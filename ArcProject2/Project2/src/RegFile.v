==> flow/design.v <==
module RegFile(RA, RB, RW, Bus_A, Bus_B, Bus_W, Bus_W1, clk, RegRw, Rs1Rw);
    input clk, RegRw, Rs1Rw;
    input [3:0] RA, RB, RW;
    input [31:0] Bus_W, Bus_W1;
    output reg [31:0] Bus_A, Bus_B;
    integer i = 0;
    reg [31:0] register_file [15:0];  
    initial begin
        for (i = 0; i < 16; i = i + 1)
            register_file[i] = 0;
    end
    always @(posedge clk) begin	
        if (RegRw == 1 && Rs1Rw == 0) begin
            register_file[RW] <= Bus_W;
        end else if (RegRw == 1 && Rs1Rw == 1) begin
            register_file[RW] <= Bus_W;
            register_file[RA] <= Bus_W1;
        end else begin
        	Bus_A <= register_file[RA];
        	Bus_B <= register_file[RB];
		end	
    end
endmodule
== Step by step through the tools: RegFile ==
Tool output for the design above, in the order of the flow.
Line numbers count from 1 in the design file above.
Library cell names are shortened.
Not given: --
Design
  design top: RegFile
  clock port: clk
  cell library: sky130hd
  corner: tt_025C_1v80

== Word-level counts ==
Source: Yosys, flattened and elaborated, memories not mapped. Widths are those after wreduce. Registers that Yosys merges into a memory's read port (data or address) are not register bits. Print and check cells do not count. Equal cells are merged and count once.
Yosys's memory passes give these memory sizes; they may raise the number of words (mostly to a power of two), join words into wider ones and drop unused or constant bits.
Cells by class
  muxes and demuxes: 11
  bitwise operators: 4
  reductions and logical operators: 3
Operator list (number)
  two-way mux 32 bit: 6
  two-way mux 4 bit: 2
  inverter 1 bit: 3
  two-way mux 1 bit: 3
  logical AND 1 bit: 2
  AND reduction 2 bit: 1
  bitwise OR 1 bit: 1
Bit counts
  register bits: 0
  RAM bits: 512
  clocked read ports x word width: 64
  memories kept: 1
  input port bits: 79
  output and inout bits: 64
Memory list
  register_file: words 16, width 32, read ports 2, wr ports 2, RTL line 7  | reg [31:0] register_file [15:0];

== Logic depth ==
Longest topological path by Yosys (ltp), each cell counted once; first at word level (registers and memories cut), then after technology mapping (sequential cells cut; the memories' decode and read muxes count).
Logic depth
  depth after elaboration: 4
  ABC_AREA: 0
  gate-level depth with buffers: 6

== After synthesis ==
The flow's flattened synthesis, as Yosys stat reports it; memories are mapped. The netlist is that of the ABC_AREA named above (0 if unset); the other value can give another one.
Synthesis totals
  mapped cells: 1796
  mapped area: 31565.3 um^2
  flip-flops: 576
  buffer cells: 204
Cell types
  edfxtp_1: number 576, area in all 1.73E+04 um^2
  mux4_2: number 256, area in all 5765.53 um^2
  mux2_2: number 480, area in all 5.41E+03 um^2
  a22oi_1: number 128, area in all 960.922 um^2
  clkbuf_1: number 103, area in all 386.621 um^2
  mux2_1: number 32, area in all 360.346 um^2
  buf_4: number 39, area in all 292.781 um^2
  nand2_1: number 66, area in all 247.738 um^2
  buf_2: number 42, area in all 210.202 um^2
  buf_6: number 17, area in all 191.434 um^2
  nor2_2: number 9, area in all 56.304 um^2
  o22ai_1: number 9, area in all 56.304 um^2
  nor3_4: number 3, area in all 48.797 um^2
  nand4b_4: number 2, area in all 47.546 um^2
  nand2_4: number 4, area in all 45.043 um^2
  nand2b_1: number 4, area in all 25.024 um^2
  nor2b_1: number 4, area in all 25.024 um^2
  o21bai_1: number 3, area in all 22.522 um^2
Not listed: further types 11, cells in them 19.

== Worst setup path after synthesis ==
Source: OpenSTA report_checks on the synthesized netlist (no wires, ideal clock, input and output delay 20% of the period each), path of least setup slack; recovery checks are left aside. Register names are those of the netlist, which keeps one name where synthesis merged equal registers.
Path post-synthesis
  path kind: input -> register
  start point: input port RegRw
  end point: memory register_file[0][0]
  period: 7.52 ns
  library setup time: 0.466 ns
  launch time at the first pin: 1.504 ns
  arrival: 5.467 ns
  required time: 7.054 ns
  setup slack: 1.588 ns
  path delay: 4.429 ns
  driving pins on the path: 4
  buffers on the path: 1
  synthesis period reached: 5.932 ns
"path delay" is the arrival time less input delay plus setup time.
"driving pins on the path": output pins that drive a net of the path, with the launching flip-flop's if there is one; two outputs of one cell count as two.
"synthesis period reached" = period - worst setup slack (recovery checks aside). The figure is calculated, with input and output delays left at 20% of the set period.
The rows between start and end are the longest chain of elaborated cells between them; the timing report does not say that the signal goes this way. Where chains are equally long, one stands for them.
A line is the first line of the expression or statement that the cell stems from. Yosys adds cells for indexed reads and writes and turns some case tables into memories.
Only ways into the end's enable, where the timed path ends, are counted here.
Between the ends, post-synthesis
  path through: buf_2 -> inv_1 -> or3_1 -> o21ai_0
  cells in the longest elaborated chain: 4
  elaborated cells on any way between the ends: 8
  RTL lines with such cells: 2
  classes of those cells: 5 x mux; 1 x logic; 2 x reduce/logical
RTL lines, path post-synthesis
  start: declaration: RTL line 2  | input clk, RegRw, Rs1Rw;
  logical AND 1 bit: RTL line 15  | end else if (RegRw == 1 && Rs1Rw == 1) begin
  two-way mux 1 bit: RTL line 15
  two-way mux 1 bit: RTL line 13  | if (RegRw == 1 && Rs1Rw == 0) begin
  bitwise OR 1 bit
  end: declaration: RTL line 7  | reg [31:0] register_file [15:0];

== Timing after layout ==
From the final timing report of run 1: the path of least setup slack in the routed layout; clock arrival at registers is part of the times.
Path after layout
  path kind: input -> register
  start point: input port RA[3]
  end point: memory register_file[11][13]
  period: 6.86 ns
  library setup time: 0.25 ns
  launch time at the first pin: 1.37 ns
  arrival: 4.58 ns
  required time: 7.20 ns
  setup slack: 2.62 ns
  driving pins on the path: 5
  buffers on the path: 2
The rows between start and end are the longest chain of elaborated cells between them; the timing report does not say that the signal goes this way. Where chains are equally long, one stands for them.
Between the ends, after layout
  path through: clkdlybuf4s50_1 -> nand2b_1 -> nor2_4 -> buf_4 -> mux2_2
  cells in the longest elaborated chain: 2
  elaborated cells on any way between the ends: 2
  RTL lines with such cells: 2
  classes of those cells: 2 x mux
RTL lines, path after layout
  start: declaration: RTL line 3  | input [3:0] RA, RB, RW;
  two-way mux 4 bit: RTL line 15  | end else if (RegRw == 1 && Rs1Rw == 1) begin
  two-way mux 4 bit: RTL line 13  | if (RegRw == 1 && Rs1Rw == 0) begin
  end: declaration: RTL line 7  | reg [31:0] register_file [15:0];

Record of 2 stored runs of the RTL-to-layout flow on RegFile, platform sky130hd. The runs are unordered. Constraints: input delay and output delay 20% of the set period each, output load 0.01 pF.
"achieved clock period (ns)" is the run's clock period less its worst setup slack. It is reckoned from that one timing run; input and output delays stay at 20% of the period that was set.
"worst setup path time (ns)": the worst setup path's part of the clock period (all of it between registers, 20% less for each end at a port) less its slack. A launch clock that arrives late makes it longer, a capture clock that arrives late makes it shorter.
"finish__power__total" rests on the timing tool's default activity at the inputs, not on a simulated workload.

settings of run 1
{
  "period_ns": 6.86,
  "SETUP_SLACK_MARGIN": 0.99,
  "CAP_MARGIN": 20,
  "CORE_MARGIN": 2,
  "CORE_UTILIZATION": 40,
  "SLEW_MARGIN": 20
}
report of run 1
yosys chip area after synthesis (um^2): 31565.3
finish__design__die__area: 81176.6
finish__design__instance__area__stdcell: 36083.4
finish__design__instance__utilization: 0.4590
finish__timing__setup__ws: 2.621
finish__timing__setup__tns: 0.000
finish__timing__hold__ws: 0.769
finish__power__total: 8.573e-03
achieved clock period (ns): 4.239
worst setup path time (ns): 2.87
worst setup path kind: input -> register

settings of run 2
{
  "period_ns": 9.63,
  "CORE_UTILIZATION": 30,
  "SETUP_SLACK_MARGIN": 2.49,
  "HOLD_SLACK_MARGIN": 0.19,
  "CORE_ASPECT_RATIO": 1.55,
  "ABC_AREA": 1,
  "MIN_ROUTING_LAYER": "met1",
  "CAP_MARGIN": 20,
  "CORE_MARGIN": 2,
  "SLEW_MARGIN": 20
}
report of run 2
yosys chip area after synthesis (um^2): 35301.4
finish__design__die__area: 120497.0
finish__design__instance__area__stdcell: 39506.6
finish__design__instance__utilization: 0.3385
finish__timing__setup__ws: 4.415
finish__timing__setup__tns: 0.000
finish__timing__hold__ws: 0.782
finish__power__total: 6.186e-03
achieved clock period (ns): 5.215
worst setup path time (ns): 3.29
worst setup path kind: input -> register
